==> flow/design.v <==
module MUX2_1(P,Q,V,S);
input [7:0]P,Q;
input V;
output[7:0] S;
assign S = V ? P : Q;
endmodule
module FAdder(X,Y,M,R);
input [7:0] X,Y;
input M;
output [7:0] R;
assign R = M ? X - Y : X + Y;
endmodule
module Register(S,LSHL,s0,CLK,Clr,T);
input s0;
input CLK,Clr,LSHL;
input [7:0] S;
output [7:0] T;
reg [7:0] T;
always @ (posedge CLK or negedge Clr)
    if(~Clr) T = 8'b00000000;
    else 
    case({s0})
    1'b1: T = {T[6:0],LSHL};  
    1'b0: T = S;   
    endcase
 endmodule
 module TFF(t,CLK,Q,Clr);
 input t,CLK,Clr;
 output Q;
 reg Q;
 always @ (posedge CLK or negedge Clr)
 if(~Clr) Q =1'b0;
    else Q =Q^t;
endmodule
module All(A,B,C,CLK,Clr,LSHL,V0,V1,M,s0,T);
input [7:0] A,B,C;
input CLK,Clr,LSHL,V0,V1,M,s0;
output [7:0]T;
wire [7:0] Out1,Out2,S;
MUX2_1 M1(A,T,V0,Out1);
MUX2_1 M2(B,C,V1,Out2);
FAdder FA(Out1,Out2,M,S);
Register REG(S,LSHL,s0,CLK,Clr,T);
endmodule
module Final(A,B,C,E,CLK,Clr,LSHL,T);
input [7:0] A,B,C;
input E,CLK,Clr,LSHL;
output [7:0] T;
count CONTER(E,CLK,Clr,M,s0,V);
All All_final(A,B,C,CLK,Clr,LSHL,V,V,M,s0,T);
endmodule
module Final_testbanch();
reg [7:0] A,B,C;
reg E,CLK,Clr,LSHL;
wire [7:0] T;
Final question2(A,B,C,E,CLK,Clr,LSHL,T);
initial
	begin
	E=0; Clr = 0; LSHL = 0;CLK =0; 
	#50 Clr = 1; 
	A=8'b00000010;
  	B=8'b00000100;
  	C=8'b00000011; 
	 #600 Clr=0;
	 #50 Clr=1;
	 E=1;  
	A=8'b00000010;
  	B=8'b00000100;
  	C=8'b00000011; 
	end
	always
	#50 CLK = ~CLK;
endmodule
module count(E,CLK,Clr,M,s0,V);
input E,CLK,Clr;
output M,s0,V;
TFF ff3(t1,CLK,Q1,Clr);
TFF ff4(t2,CLK,Q2,Clr);
assign t1 = Q1||Q2;
assign t2 = ~Q1;
assign s0 = Q1;
assign V = ~Q2;
assign M = E^Q2;
endmodule
module counter_test();
reg E,CLK,Clr;
wire M,s0,V;
count counter(E,CLK,Clr,M,s0,V);
initial
begin
E=1; CLK=0; Clr=0;
#100 Clr = 1;
end
always
  #50 CLK =~CLK;
endmodule
Tool chain data of Final
What the tools print for Final, step after step.
Line numbers count from 1 in the design file above.
Library cell names are shortened.
{ "setup": {"top_module": "Final", "clock": "CLK", "cell_library": "sky130hd", "pvt_corner": "tt_025C_1v80"} }

Elaborated design
Counts by Yosys on the flattened word-level netlist (proc, flatten, opt, wreduce; memories kept). Register bits leave out memories and registers merged into their read ports (data or address); mux counts leave out enables and synchronous resets folded into registers. Print and check cells are left out. Cells with the same type and inputs are merged into one.
{ "op_classes": {"muxes": 4, "n_logic": 4, "n_addsub": 2, "n_reduce_logical": 1} }
{ "ops": {"columns": ["operator", "n"], "rows": [
  ["8-bit two-way mux", 3],
  ["8-bit parallel mux with 2-bit select", 1],
  ["8-bit adder", 1],
  ["8-bit subtractor", 1],
  ["1-bit XOR", 3],
  ["1-bit logical OR", 1],
  ["1-bit inverter", 1]
]} }
{ "bits": {"word_cells": 14, "inputBits": 28, "out_inout_bits": 8, "register_bits": 10} }

Longest topological paths
Longest topological path by Yosys (ltp), each cell counted once; first at word level (registers and memories cut), then after technology mapping (sequential cells cut; the memories' decode and read muxes count).
{ "depth": {"word_depth": 4, "ABC_AREA": 0, "depth_mapped": 16, "depth_no_buf": 13} }

Mapped cells and area
Yosys stat after the flow's synthesis: flattened, memories mapped to cells. It holds for the ABC_AREA given above (unset counts as 0); a run with the other value may have another netlist.
The area totals of this step are shown rounded.
{ "mapped": {"seq_area_um2": 250, "area_um2": 1100, "ffs": 10, "buffers": 6, "cell_count": 135} }
{ "by_type": {"columns": ["cell_type", "n", "area_total_um2"], "rows": [
  ["dfrtp_1", 10, 250.24],
  ["ha_1", 9, 112.608],
  ["mux2_1", 6, 67.565],
  ["xnor2_1", 7, 61.309],
  ["nor2_1", 14, 52.55],
  ["a21oi_1", 9, 45.043],
  ["o21ai_1", 7, 35.034],
  ["nand2_1", 9, 33.782],
  ["mux2i_1", 3, 30.029],
  ["nor3_1", 6, 30.029],
  ["nor4b_2", 2, 30.029],
  ["o21ai_0", 6, 30.029],
  ["xor2_1", 3, 26.275],
  ["inv_1", 6, 22.522],
  ["fa_1", 1, 20.019],
  ["a31oi_1", 3, 18.768],
  ["nand2b_1", 3, 18.768],
  ["a311oi_1", 2, 17.517]
]} }
Not listed: further types 23, cells in them 29.
The figures by module come from a second, unflattened synthesis with its own total; it is not the netlist above.
{ "hier_totals": {"cells_unflattened": 104, "hier_area_um2": 1200} }
Each row is one instance without its submodules.
{ "modules": {"columns": ["module", "mod_area_um2", "mod_seq_area_um2", "cells", "n_inst"], "rows": [
  ["FAdder", 470, 0.0, 61, 1],
  ["Register", 330, 200, 17, 1],
  ["MUX2_1", 130, 0.0, 9, 2],
  ["TFF", 34, 25, 2, 2],
  ["count", 23, 0.0, 4, 1],
  ["All", 0.0, 0.0, 0, 1],
  ["Final", 0.0, 0.0, 0, 1]
]} }

Path before layout
Path of least setup slack by OpenSTA after synthesis, without wires, with an ideal clock, recovery checks aside; 20% of the period is set as input and as output delay. Where synthesis merged equal registers, the netlist keeps one of their names.
{ "synth_timing": {"path_kind": "flip-flop to flip-flop", "from": "register CONTER.ff4.Q", "to": "register All_final.REG.T[6]", "clock_period_ns": 5.69, "driving_pins": 17, "setup_slack_ns": 2.433, "t_required_ns": 5.558, "setup_time_ns": 0.132, "launch_ns": 0.000, "t_arrival_ns": 3.125, "path_delay_ns": 3.257, "n_path_buf": 3, "period_less_setup_slack_ns": 3.257} }
"path_delay_ns" is the arrival time less input delay plus setup time.
"driving_pins" counts driving pins, that of a launching flip-flop among them; a cell with two outputs on the path counts twice.
"period_less_setup_slack_ns" = period - worst setup slack (recovery checks aside). The figure is calculated, with input and output delays left at 20% of the set period.
The rows between start and end are the longest chain of elaborated cells between them; the timing report does not say that the signal goes this way. Where chains are equally long, one stands for them.
Each line given opens the expression or statement behind the cell; cells for indexed reads and writes are added by Yosys, which also makes memories of some case tables.
At most two assigning lines are given for a register; there are more.
{ "synth_via": {"cell_sequence": "dfrtp_1 buf_4 buf_2 buf_1 mux2i_1 ha_1 nor3_1 a211oi_1 a21oi_1 a21oi_1 ha_1 a21o_1 a21oi_1 o21bai_1 a21oi_1 xor2_1 o21ai_1", "elab_chain_len": 4, "cone_cells": 7, "lines_between": 4, "classes_between": "add/sub (2); mux (4); logic (1)"} }
{ "synth_rtl": {"columns": ["element", "line", "source"], "rows": [
  ["start: declaration", 29, "output Q;"],
  ["start: assignment", 32, "if(~Clr) Q =1'b0;"],
  ["start: assignment", 33, "else Q =Q^t;"],
  ["8-bit two-way mux", 5, "assign S = V ? P : Q;"],
  ["8-bit adder", 11, "assign R = M ? X - Y : X + Y;"],
  ["8-bit two-way mux", 11, null],
  ["8-bit parallel mux with 2-bit select", 22, "case({s0})"],
  ["end: assignment", 20, "if(~Clr) T = 8'b00000000;"],
  ["end: assignment", 23, "1'b1: T = {T[6:0],LSHL};"],
  ["end: declaration", 17, "output [7:0] T;"]
]} }

Timing after layout
Path of least setup slack in the final report of stored run 2 (OpenROAD, finished layout, wires in). Where an end is a register, its clock arrival counts in the times.
{ "layout_timing": {"path_kind": "input port to flip-flop", "from": "input C[1]", "to": "register All_final.REG.T[6]", "launch_ns": 0.67, "t_required_ns": 3.48, "n_path_buf": 1, "driving_pins": 14, "clock_period_ns": 3.33, "input_delay_ns": 0.67, "t_arrival_ns": 3.29, "setup_time_ns": 0.12, "setup_slack_ns": 0.18} }
The rows between start and end are the longest chain of elaborated cells between them; the timing report does not say that the signal goes this way. Where chains are equally long, one stands for them.
At most two assigning lines are given for a register; there are more.
{ "layout_via": {"cell_sequence": "clkdlybuf4s50_1 mux2i_1 ha_1 nor3_1 a211oi_1 a21oi_1 a21oi_1 ha_1 a21o_1 a21oi_1 o21bai_1 a21oi_1 xor2_1 o21ai_1", "elab_chain_len": 4, "cone_cells": 5, "lines_between": 3, "classes_between": "add/sub (2); mux (3)"} }
{ "layout_rtl": {"columns": ["element", "line", "source"], "rows": [
  ["start: declaration", 46, "input [7:0] A,B,C;"],
  ["8-bit two-way mux", 5, "assign S = V ? P : Q;"],
  ["8-bit adder", 11, "assign R = M ? X - Y : X + Y;"],
  ["8-bit two-way mux", 11, null],
  ["8-bit parallel mux with 2-bit select", 22, "case({s0})"],
  ["end: assignment", 20, "if(~Clr) T = 8'b00000000;"],
  ["end: assignment", 23, "1'b1: T = {T[6:0],LSHL};"],
  ["end: declaration", 17, "output [7:0] T;"]
]} }

Flow measurements of Final on sky130hd: 2 stored runs with different settings, listed in no order. Input and output delays are each 20% of the period that was set; the output load is 0.01 pF.
"period reached" is the run's clock period less its worst setup slack. It is reckoned from that one timing run; input and output delays stay at 20% of the period that was set.
By "time of the worst setup path" is meant the share of the clock period that the worst setup path is allowed (20% is reserved at inputs, 20% at outputs), minus its slack. Clock arrival times at its registers enter into it.
"power consumption" is the tool's figure for a default switching activity; nothing was simulated.
Values from the reports are rounded here.

==> stored run 1: settings <==
{ "period_ns": 3.9, "CORE_UTILIZATION": 72, "SETUP_SLACK_MARGIN": 0.12, "PLACE_DENSITY_LB_ADDON": 0.04, "HOLD_SLACK_MARGIN": -0.0, "CELL_PAD_IN_SITES_GLOBAL_PLACEMENT": 1, "ABC_AREA": 0, "GPL_ROUTABILITY_DRIVEN": 1, "CTS_CLUSTER_SIZE": 55, "MIN_ROUTING_LAYER": "met2", "MAX_ROUTING_LAYER": "met5", "CAP_MARGIN": 20, "CORE_MARGIN": 2, "SLEW_MARGIN": 20 }
==> stored run 1: results <==
no results, placement failed with FLW-0024

==> stored run 2: settings <==
{ "period_ns": 3.33, "CORE_UTILIZATION": 42, "CAP_MARGIN": 20, "CORE_MARGIN": 2, "SLEW_MARGIN": 20 }
==> stored run 2: results <==
utilization after layout: 0.65
time of the worst setup path: 2.48 ns
worst setup path type: input port to flip-flop
period reached: 3.148 ns
netlist area reported by Yosys: 1100 µm²
post-route setup TNS: 0.000 ns
standard-cell area after layout: 1600 µm²
setup slack of the critical path: 0.18 ns
power consumption: 0.67 mW
worst hold slack in the final report: 0.52 ns
die footprint: 3200 µm²
